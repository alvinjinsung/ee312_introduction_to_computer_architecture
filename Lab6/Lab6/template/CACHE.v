==> flow/design.v <==
module CACHE (
	input wire CLK,
	input wire RSTn,
	input wire [31:0] MEM_Inst,
	input wire [11:0] CACHE_ADDR_IN,
	input wire [31:0] CACHE_MEM_RD2,
	input wire [127:0] DMEM_CACHE_data,
	input wire MEM_isBubble,
	output reg [9:0] CACHE_ADDR_OUT,
	output reg [31:0] CACHE_DOUT,
	output reg [127:0] CACHE_DMEM_data,
	output reg CACHE_DMEM_WEN,
	output reg CACHE_DMEM_CSN,
	output reg CACHE_stall
	);
	reg [135:0] CACHE_struct[0:7];
	wire [6:0] tag;
	wire [2:0] index;
	wire [1:0] offset;
	wire [135:0] CACHE_line;
	wire [31:0] data_out;
	wire HIT_check;
	reg [3:0] cycle_count;
	reg [1:0] CACHE_mode;
	initial begin
		CACHE_struct[0] <= 0;
		CACHE_struct[1] <= 0;
		CACHE_struct[2] <= 0;
		CACHE_struct[3] <= 0;
		CACHE_struct[4] <= 0;
		CACHE_struct[5] <= 0;
		CACHE_struct[6] <= 0;
		CACHE_struct[7] <= 0;
		cycle_count <= 0;
		CACHE_stall <= 0;
		CACHE_mode <= 0;
		CACHE_DMEM_CSN <= 1;
		CACHE_DMEM_WEN <= 1;
	end
	assign tag = CACHE_ADDR_IN[11:5];
	assign index = CACHE_ADDR_IN[4:2];
	assign offset = CACHE_ADDR_IN[1:0];
	assign CACHE_line = CACHE_struct[index];
	assign HIT_check = ((CACHE_line[135] == 1) && (CACHE_line[134:128] == tag));
	assign data_out = (offset == 2'b00) ? CACHE_line[127:96] : (offset == 2'b01) ? CACHE_line[95:64] : (offset == 2'b10) ? CACHE_line[63:32] : CACHE_line[31:0];
	assign CACHE_ADDR_OUT = CACHE_ADDR_IN[11:2];
	assign CACHE_DMEM_data = CACHE_line[127:0];
	always @(negedge CLK) begin
		if (RSTn && (MEM_isBubble == 0) && ((MEM_Inst[6:0] == 7'b0000011) || (MEM_Inst[6:0] == 7'b0100011))) begin
			if (cycle_count > 0) begin
				cycle_count <= cycle_count - 1;
				CACHE_DMEM_CSN <= 1;
			end
			else if ((CACHE_mode == 2'b00) && (cycle_count == 0)) begin
				if (MEM_Inst[6:0] == 7'b0000011) begin
					if (HIT_check == 1) begin
						CACHE_DOUT <= data_out;
						CACHE_stall <= 0;
						CACHE_DMEM_WEN <= 1;
					end
					else begin
						CACHE_mode <= 2'b01;
						cycle_count <= 4'b1000;
						CACHE_stall <= 1;
						CACHE_DMEM_WEN <= 1;
						CACHE_DMEM_CSN <= 0;
					end
				end
				else if (MEM_Inst[6:0] == 7'b0100011) begin
					if (HIT_check == 1) begin
						if (offset == 2'b00) begin
							CACHE_struct[index][135] <= CACHE_line[135];
							CACHE_struct[index][134:128] <= CACHE_line[134:128];
							CACHE_struct[index][127:0] <= {CACHE_MEM_RD2, CACHE_line[95:0]};
						end
						else if (offset == 2'b01) begin
							CACHE_struct[index][135] <= CACHE_line[135];
							CACHE_struct[index][134:128] <= CACHE_line[134:128];
							CACHE_struct[index][127:0] <= {CACHE_line[127:96], CACHE_MEM_RD2, CACHE_line[63:0]};
						end
						else if (offset == 2'b10) begin
							CACHE_struct[index][135] <= CACHE_line[135];
							CACHE_struct[index][134:128] <= CACHE_line[134:128];
							CACHE_struct[index][127:0] <= {CACHE_line[127:64], CACHE_MEM_RD2, CACHE_line[31:0]};
						end
						else if (offset == 2'b11) begin
							CACHE_struct[index][135] <= CACHE_line[135];
							CACHE_struct[index][134:128] <= CACHE_line[134:128];
							CACHE_struct[index][127:0] <= {CACHE_line[127:32], CACHE_MEM_RD2};
						end
						CACHE_mode <= 2'b10;
						cycle_count <= 4'b0111;
						CACHE_stall <= 1;
						CACHE_DMEM_WEN <= 0;
						CACHE_DMEM_CSN <= 0;
					end
					else begin
						CACHE_mode <= 2'b11;
						cycle_count <= 4'b1000;
						CACHE_stall <= 1;
						CACHE_DMEM_WEN <= 1;
						CACHE_DMEM_CSN <= 0;
					end
				end
			end
			else if ((CACHE_mode == 2'b01) && (cycle_count == 0)) begin
				CACHE_struct[index][135] <= 1;
				CACHE_struct[index][134:128]  <= tag;
				CACHE_struct[index][127:0] <= DMEM_CACHE_data;
				if (offset == 2'b00) begin
					CACHE_DOUT <= DMEM_CACHE_data[127:96];
				end
				else if (offset == 2'b01) begin
					CACHE_DOUT <= DMEM_CACHE_data[95:64];
				end
				else if (offset == 2'b10) begin
					CACHE_DOUT <= DMEM_CACHE_data[63:32];
				end
				else if (offset == 2'b11) begin
					CACHE_DOUT <= DMEM_CACHE_data[31:0];
				end
				CACHE_mode <= 2'b00;
				CACHE_stall <= 0;
			end
			else if ((CACHE_mode == 2'b10) && (cycle_count == 0)) begin
				CACHE_mode <= 2'b00;
				CACHE_stall <= 0;
				CACHE_DMEM_WEN <= 1;
			end
			else if ((CACHE_mode == 2'b11) && (cycle_count == 0)) begin
				if (offset == 2'b00) begin
					CACHE_struct[index][135] <= 1;
					CACHE_struct[index][134:128]  <= tag;
					CACHE_struct[index][127:0] <= {CACHE_MEM_RD2, CACHE_line[95:0]};
				end
				else if (offset == 2'b01) begin
					CACHE_struct[index][135] <= 1;
					CACHE_struct[index][134:128]  <= tag;
					CACHE_struct[index][127:0] <= {CACHE_line[127:96], CACHE_MEM_RD2, CACHE_line[63:0]};
				end
				else if (offset == 2'b10) begin
					CACHE_struct[index][135] <= 1;
					CACHE_struct[index][134:128]  <= tag;
					CACHE_struct[index][127:0] <= {CACHE_line[127:64], CACHE_MEM_RD2, CACHE_line[31:0]};
				end
				else if (offset == 2'b11) begin
					CACHE_struct[index][135] <= 1;
					CACHE_struct[index][134:128]  <= tag;
					CACHE_struct[index][127:0] <= {CACHE_line[127:32], CACHE_MEM_RD2};
				end
				CACHE_mode <= 2'b10;
				cycle_count <= 4'b0111;
				CACHE_DMEM_WEN <= 0;
				CACHE_DMEM_CSN <= 0;
			end
		end
		else begin
			CACHE_stall <= 0;
			CACHE_DMEM_WEN <= 1;
			CACHE_mode <= 0;
			cycle_count <= 0;
			CACHE_DMEM_CSN <= 1;
		end
	end
endmodule
* Reports on CACHE
What the tools print for CACHE, step after step.
Lines are those of the file above, counted from 1.
Operators: Yosys type, input widths -> output width; for muxes data width and select width s.
Cell names lack the library's common part.
Not given: -
- Top module :: CACHE
- Clock input :: CLK
- Standard-cell library :: sky130hd
- Timing corner :: tt_025C_1v80

* After elaboration
Counts by Yosys on the flattened word-level netlist (proc, flatten, opt, wreduce; memories kept). Register bits leave out memories and registers merged into their read ports (data or address). Print and check cells are left out.
Memory sizes are those after Yosys's memory passes, which may raise the word count (mostly to a power of two), join words into wider ones and drop unused or constant bits.
- Register bits after elaboration :: 41
- Memory bits (writable) :: 1088
- Memories :: 1
- Bits of input ports :: 207
- Output and inout bits :: 173
** Memories
- CACHE_struct :: depth 8, bits a word 136, read ports 1, write ports 1, RTL line 16 : reg [135:0] CACHE_struct[0:7];
- Add/subtract/negate cells :: 1
- Order comparisons :: 1
- Eq/ne operators :: 19
- Multiplexer cells :: 338
- Bitwise gates (word level) :: 27
- Reduce/logical cells :: 25
** Operators by type and width (number)
- $mux 136 :: 206
- $mux 128 :: 8
- $mux 32 :: 11
- $mux 1 :: 89
- $mux 7 :: 8
- $mux 4 :: 9
- $or 1x1->1 :: 24
- $mux 2 :: 7
- $reduce_and 5->1 :: 2
- $ne 3x3->1 const B :: 3
- $reduce_bool 3->1 :: 3
- $eq 2x2->1 const B :: 4
- $reduce_and 4->1 :: 2
- $logic_and 1x1->1 :: 7
- $eq 7x2->1 const B :: 1
- $eq 7x6->1 const B :: 1
- $eq 7x7->1 :: 1
- $ne 2x2->1 const B :: 3
- $reduce_and 6->1 :: 1
- $reduce_bool 5->1 :: 1
- $eq 2x1->1 const B :: 2
- $logic_not 2->1 :: 2
- $reduce_bool 2->1 :: 2
- $sub 4x1->4 const B :: 1
- $gt 4x1->1 const B :: 1
- $ne 4x2->1 const B :: 1
- $ne 4x4->1 const B :: 1
- $logic_not 4->1 :: 1
Other operator kinds: 7; their cells: 9.

* Depth
Yosys ltp: most cells in a row. Word level: on the elaborated netlist, between registers, memories and ports. Mapped: between sequential cells and ports; inverters and the memories' decode and read muxes count.
- Depth in word-level cells :: 17
- ABC_AREA :: 0
- Mapped depth :: 12
- Depth with buffers taken out :: 9

* After synthesis
Source: synth_stat.txt of the flow (Yosys; design flattened, memories mapped). It holds for the ABC_AREA given above (unset counts as 0); a run with the other value may have another netlist.
Totals and module areas in this step are rounded.
** Cell types (number)
- edfxtp_1 :: 1120
- a22oi_1 :: 578
- mux4_2 :: 43
- nand4_1 :: 131
- mux2i_1 :: 77
- clkbuf_1 :: 176
- o21ai_0 :: 91
- nand2_1 :: 119
- o221a_2 :: 32
- a22o_1 :: 32
- a21o_1 :: 33
- o211ai_1 :: 33
- o21ai_2 :: 27
- or3_1 :: 36
- nor3_1 :: 43
- nor2_1 :: 53
- dfxtp_1 :: 9
- inv_1 :: 41
Not listed: further types 42, cells in them 145.
- Standard cells after synthesis :: 2819
- Synthesis area :: 45000 um^2
- Sequential area :: 34000 um^2
- Flip-flops :: 1129

Design CACHE on sky130hd. What follows are 2 stored runs of the flow, each under its own settings; their order means nothing. The constraints put input and output delay at 20% of the set period each and load the outputs with 0.01 pF.
By "total power after layout" is meant OpenSTA's value without simulated activity: inputs other than the clock are taken to toggle once in ten clock periods, and the tool carries that through the logic.
The results are shown rounded.

** Run A
- Settings :: period_ns=28.5; CAP_MARGIN=20; CORE_MARGIN=2; CORE_UTILIZATION=40; SLEW_MARGIN=20
- Post-synthesis cell area :: 45,000 um^2
- Full die area :: 120,000 um^2
- Standard-cell area after routing :: 59,000 um^2
- Post-route utilization :: 53 %
- Worst slack on setup checks :: 4,400 ps
- Setup total negative slack :: 0 ps
- Final worst hold slack :: 480 ps
- Total power after layout :: 4.4 mW

** Run B
- Settings :: period_ns=69.5; CORE_UTILIZATION=16; PLACE_DENSITY_LB_ADDON=0.16; CORE_MARGIN=3; CELL_PAD_IN_SITES_DETAIL_PLACEMENT=1; GPL_TIMING_DRIVEN=1; CTS_CLUSTER_SIZE=42; SLEW_MARGIN=40; MAX_ROUTING_LAYER=met4; CAP_MARGIN=20
- Post-synthesis cell area :: 45,000 um^2
- Full die area :: 290,000 um^2
- Standard-cell area after routing :: 63,000 um^2
- Post-route utilization :: 22 %
- Worst slack on setup checks :: 16,000 ps
- Setup total negative slack :: 0 ps
- Final worst hold slack :: 480 ps
- Total power after layout :: 1.9 mW
